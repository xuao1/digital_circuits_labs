==> flow/design.v <==
`timescale 1ns / 1ps
module rx(
    input               clk,rst,
    input               rx, 
    output  reg         rx_vld, 
    output  reg  [7:0]  rx_data 
    );
parameter   DIV_CNT   = 10'd867;
parameter   HDIV_CNT  = 10'd433;
parameter   RX_CNT    = 4'h8;
parameter   C_IDLE    = 1'b0; 
parameter   C_RX      = 1'b1; 
reg         curr_state;
reg         next_state;
reg [9:0]   div_cnt;
reg [3:0]   rx_cnt; 
reg         rx_reg_0,rx_reg_1,rx_reg_2,rx_reg_3,rx_reg_4,rx_reg_5,rx_reg_6,rx_reg_7;
wire        rx_pulse;
always@(posedge clk or posedge rst)
begin
    if(rst)
        curr_state  <= C_IDLE;
    else
        curr_state  <= next_state;
end    
always@(*)
begin
    case(curr_state)
        C_IDLE:
            if(div_cnt==HDIV_CNT) 
                next_state  = C_RX;
            else
                next_state  = C_IDLE;
        C_RX:
            if((div_cnt==DIV_CNT)&&(rx_cnt>=RX_CNT)) 
                next_state  = C_IDLE;
            else
                next_state  = C_RX;
    endcase
end
always@(posedge clk or posedge rst)
begin
    if(rst)
        div_cnt <= 10'h0;
    else if(curr_state == C_IDLE) 
    begin
        if(rx==1'b1) 
            div_cnt <= 10'h0;
        else if(div_cnt < HDIV_CNT) 
            div_cnt <= div_cnt + 10'h1;
        else 
            div_cnt <= 10'h0;    
    end
    else if(curr_state == C_RX) 
    begin
        if(div_cnt >= DIV_CNT)
            div_cnt <= 10'h0;
        else
            div_cnt <= div_cnt + 10'h1;
    end
end
always@(posedge clk or posedge rst)
begin
    if(rst)
        rx_cnt  <= 4'h0;
    else if(curr_state == C_IDLE)
        rx_cnt  <= 4'h0;
    else if((div_cnt == DIV_CNT)&&(rx_cnt<4'hF)) 
        rx_cnt  <= rx_cnt + 1'b1;      
end
assign rx_pulse = (curr_state==C_RX)&&(div_cnt==DIV_CNT); 
always@(posedge clk)
begin
    if(rx_pulse)
    begin
        case(rx_cnt)
            4'h0: rx_reg_0 <= rx;
            4'h1: rx_reg_1 <= rx;
            4'h2: rx_reg_2 <= rx;
            4'h3: rx_reg_3 <= rx;
            4'h4: rx_reg_4 <= rx;
            4'h5: rx_reg_5 <= rx;
            4'h6: rx_reg_6 <= rx;
            4'h7: rx_reg_7 <= rx;
        endcase 
    end
end
always@(posedge clk or posedge rst)
begin
    if(rst)
    begin
        rx_vld  <= 1'b0;
        rx_data <= 8'h55;
    end    
    else if((curr_state==C_RX)&&(next_state==C_IDLE)) 
    begin
        rx_vld  <= 1'b1;
        rx_data <= {rx_reg_7,rx_reg_6,rx_reg_5,rx_reg_4,rx_reg_3,rx_reg_2,rx_reg_1,rx_reg_0};
    end
    else
        rx_vld  <= 1'b0;
end
endmodule
# Tool chain data of rx
# Tool output for the design above, in the order of the flow.
# Lines are those of the file above, counted from 1.
# Cell names lack the library's common part.
# A cell with -- has no value.
dict set report setup {
  top {rx}
  clock_port {clk}
  lib {sky130hd}
  pvt_corner {tt_025C_1v80}
}

# After elaboration
# Source: Yosys, flattened and elaborated, memories not mapped. Widths are those after wreduce. Registers that Yosys merges into a memory's read port (data or address) are not register bits. Print and check cells do not count. Equal cells are merged and count once.
dict set report bits {
  word_cells 54
  register_bits 32
  in_bits 3
}
dict set report op_classes {
  compare 4
  bitwise 2
  n_reduce_logical 13
  add_sub_neg 2
  n_mux 10
  n_eq 10
}
# op count
set op_table {}
lappend op_table {{2-to-1 mux 10 bit} 4}
lappend op_table {{AND reduction 2 bit} 8}
lappend op_table {{== test 4 x 3 -> 1 bit with constant B} 4}
lappend op_table {{adder 10 x 1 -> 10 bit with constant B} 1}
lappend op_table {{greater-or-equal comparator 10 bit with constant B} 1}
lappend op_table {{== test 10 bit with constant B} 1}
lappend op_table {{less-than comparator 10 x 9 -> 1 bit with constant B} 1}
lappend op_table {{== test 10 x 9 -> 1 bit with constant B} 1}
lappend op_table {{== test 4 x 2 -> 1 bit with constant B} 2}
lappend op_table {{2-to-1 mux 4 bit} 2}
lappend op_table {{logical AND 1 bit} 4}
lappend op_table {{adder 4 x 1 -> 4 bit with constant B} 1}
lappend op_table {{== test 4 x 1 -> 1 bit with constant B} 1}
lappend op_table {{greater-or-equal comparator 4 bit with constant B} 1}
lappend op_table {{less-than comparator 4 bit with constant B} 1}
lappend op_table {{logical NOT 4 bit} 1}
lappend op_table {{2-to-1 mux 1 bit} 3}
lappend op_table {{inverter 1 bit} 2}
lappend op_table {{inequality test 2 x 1 -> 1 bit with constant B} 1}
lappend op_table {{case mux 1 bit (select 2 bit)} 1}

# Logic depth
# Yosys ltp: most cells in a row. Word level: on the elaborated netlist, between registers, memories and ports. Mapped: between sequential cells and ports; inverters and the memories' decode and read muxes count.
dict set report logic_depth {
  word_depth 7
  ABC_AREA 0
  mapped_depth 6
  mapped_depth_nobuf 5
}

# Synthesis result
# The flow's flattened synthesis, as Yosys stat reports it; memories are mapped. The netlist is that of the ABC_AREA named above (0 if unset); the other value can give another one.
# cell_type count area_total_um2
set by_type {}
lappend by_type {dfrtp_1 20 500.48}
lappend by_type {edfxtp_1 8 240.23}
lappend by_type {dfstp_2 4 105.101}
lappend by_type {mux2_2 8 90.086}
lappend by_type {ha_1 7 87.584}
lappend by_type {nor2_1 16 60.058}
lappend by_type {xnor2_1 5 43.792}
lappend by_type {nand3_1 7 35.034}
lappend by_type {nor3_1 7 35.034}
lappend by_type {inv_1 7 26.275}
lappend by_type {nand2_1 7 26.275}
lappend by_type {xor2_1 3 26.275}
lappend by_type {a21oi_1 5 25.024}
lappend by_type {buf_6 2 22.522}
lappend by_type {nand4_1 3 18.768}
lappend by_type {nor4_1 3 18.768}
lappend by_type {or3_1 3 18.768}
lappend by_type {clkbuf_1 4 15.014}
# Other cell types: 15; their cells: 19.
dict set report synth_totals {
  mapped_area_um2 1531.5
  flip_flops 32
  mapped_cells 138
  sequential_area_um2 845.8
  n_buf 7
}

# Path before layout
# Source: OpenSTA report_checks on the synthesized netlist (no wires, ideal clock, input and output delay 20% of the period each), path of least setup slack; recovery checks are left aside. Register names are those of the netlist, which keeps one name where synthesis merged equal registers.
dict set report synth_timing {
  kind {flip-flop to flip-flop}
  start {register div_cnt[0]}
  end {register rx_data[1]}
  stages 7
  launch_ns 0.000
  arrival_ns 2.045
  n_path_buf 1
  t_required_ns 2.185
  period_ns 2.31
  setup_ns 0.125
  setup_slack_ns 0.140
  delay_ns 2.170
  period_less_setup_slack_ns 2.17
}
# "delay_ns" = arrival - input delay + setup time.
# "stages": output pins that drive a net of the path, with the launching flip-flop's if there is one; two outputs of one cell count as two.
# "period_less_setup_slack_ns" = period - worst setup slack (recovery checks aside). The figure is calculated, with input and output delays left at 20% of the set period.
# The rows between start and end are the longest chain of elaborated cells between them; the timing report does not say that the signal goes this way. Where chains are equally long, one stands for them.
# Each line given opens the expression or statement behind the cell; cells for indexed reads and writes are added by Yosys, which also makes memories of some case tables.
# At most two assigning lines are given for a register; there are more.
dict set report synth_between {
  path_cell_list {dfrtp_1 -> ha_1 -> or4b_1 -> nor3_1 -> and3_1 -> buf_4 -> mux2_2}
  elab_chain_cells 6
  cells_between 8
  cone_classes {2 x eq/ne; 3 x mux; 1 x logic; 2 x reduce/logical}
}
# element line
set synth_rtl {}
lappend synth_rtl {{start: declaration} 15} ;# reg [9:0]   div_cnt;
lappend synth_rtl {{start: assignment} 50} ;# div_cnt <= div_cnt + 10'h1;
lappend synth_rtl {{start: assignment} 59} ;# div_cnt <= div_cnt + 10'h1;
lappend synth_rtl {{== test 10 bit} 35} ;# if((div_cnt==DIV_CNT)&&(rx_cnt>=RX_CNT))
lappend synth_rtl {{logical AND 1 bit} 35}
lappend synth_rtl {{2-to-1 mux 1 bit} 35}
lappend synth_rtl {{case mux 1 bit (select 2 bit)} 28} ;# case(curr_state)
lappend synth_rtl {{inverter 1 bit} 95} ;# else if((curr_state==C_RX)&&(next_state==C_IDLE))
lappend synth_rtl {{logical AND 1 bit} 95}
lappend synth_rtl {{end: assignment} 93} ;# rx_data <= 8'h55;
lappend synth_rtl {{end: assignment} 98} ;# rx_data <= {rx_reg_7,rx_reg_6,rx_reg_5,rx_reg_4,rx_reg_3,rx_reg_2,rx_reg_1,rx_reg_0};
lappend synth_rtl {{end: declaration} 6} ;# output  reg  [7:0]  rx_data

# Path in the finished layout
# Path of least setup slack in the final report of flow run A (OpenROAD, finished layout, wires in). Where an end is a register, its clock arrival counts in the times.
dict set report layout_timing {
  kind {flip-flop to flip-flop}
  start {register div_cnt[1]}
  end {register rx_reg_2}
  t_required_ns 1.70
  n_path_buf 0
  period_ns 1.74
  launch_ns 0.29
  arrival_ns 2.06
  setup_ns 0.32
  setup_slack_ns -0.36
  stages 5
}
# The rows between start and end are the longest chain of elaborated cells between them; the timing report does not say that the signal goes this way. Where chains are equally long, one stands for them.
# At most two assigning lines are given for a register; there are more.
dict set report layout_between {
  path_cell_list {dfrtp_1 -> ha_2 -> or4b_4 -> or3_4 -> nor4_1}
  elab_chain_cells 3
  cells_between 3
  cone_classes {1 x eq/ne; 2 x reduce/logical}
}
# element line
set layout_rtl {}
lappend layout_rtl {{start: declaration} 15} ;# reg [9:0]   div_cnt;
lappend layout_rtl {{start: assignment} 50} ;# div_cnt <= div_cnt + 10'h1;
lappend layout_rtl {{start: assignment} 59} ;# div_cnt <= div_cnt + 10'h1;
lappend layout_rtl {{== test 10 bit} 71} ;# assign rx_pulse = (curr_state==C_RX)&&(div_cnt==DIV_CNT);
lappend layout_rtl {{logical AND 1 bit} 71}
lappend layout_rtl {{AND reduction 2 bit} --}
lappend layout_rtl {{end: assignment} 79} ;# 4'h2: rx_reg_2 <= rx;
lappend layout_rtl {{end: declaration} 17} ;# reg         rx_reg_0,rx_reg_1,rx_reg_2,rx_reg_3,rx_reg_4,rx_reg_5,rx_reg_6,rx_reg_7;

# rx through Yosys and OpenROAD on sky130hd: 2 stored runs, unordered, with their settings and measured results. The constraints put input and output delay at 20% of the set period each and load the outputs with 0.01 pF.
# By "period_reached_ns" is meant the clock period of the run minus its worst setup slack. This is arithmetic on one report: input and output delays are still those of the set period (20% each).
# "worstPathTime_ns" means the part of the period allowed to the worst setup path (the constraints hold back 20% at inputs and 20% at outputs) less its slack; where the path has registers, the arrival times of their clocks count too.
# By "final_power_mw" is meant OpenSTA's value without simulated activity: inputs other than the clock are taken to toggle once in ten clock periods, and the tool carries that through the logic.
run="flow run A" settings period_ns=1.74 CORE_UTILIZATION=31 SETUP_SLACK_MARGIN=0.41 CELL_PAD_IN_SITES_DETAIL_PLACEMENT=2 GPL_TIMING_DRIVEN=1 GPL_ROUTABILITY_DRIVEN=1 CAP_MARGIN=20 CORE_MARGIN=2 SLEW_MARGIN=20
run="flow run A" results utilization_pct=44.4 final_power_mw=1.588 final_die_area_um2=5518.3 worstPathTime_ns=2.10 worst_setup_path_type="flip-flop to flip-flop" yosys.chip_area_um2=1531.5 fin_ws_ns=-0.355 period_reached_ns=2.095
run="flow run B" settings period_ns=2.36 CORE_UTILIZATION=50 SETUP_SLACK_MARGIN=0.21 GPL_TIMING_DRIVEN=1 CTS_CLUSTER_SIZE=75 SLEW_MARGIN=35 MIN_ROUTING_LAYER="met2" CAP_MARGIN=20 CORE_MARGIN=2
run="flow run B" results utilization_pct=61.4 final_power_mw=1.079 final_die_area_um2=3521.8 worstPathTime_ns=2.10 worst_setup_path_type="flip-flop to flip-flop" yosys.chip_area_um2=1531.5 fin_ws_ns=0.259 period_reached_ns=2.101
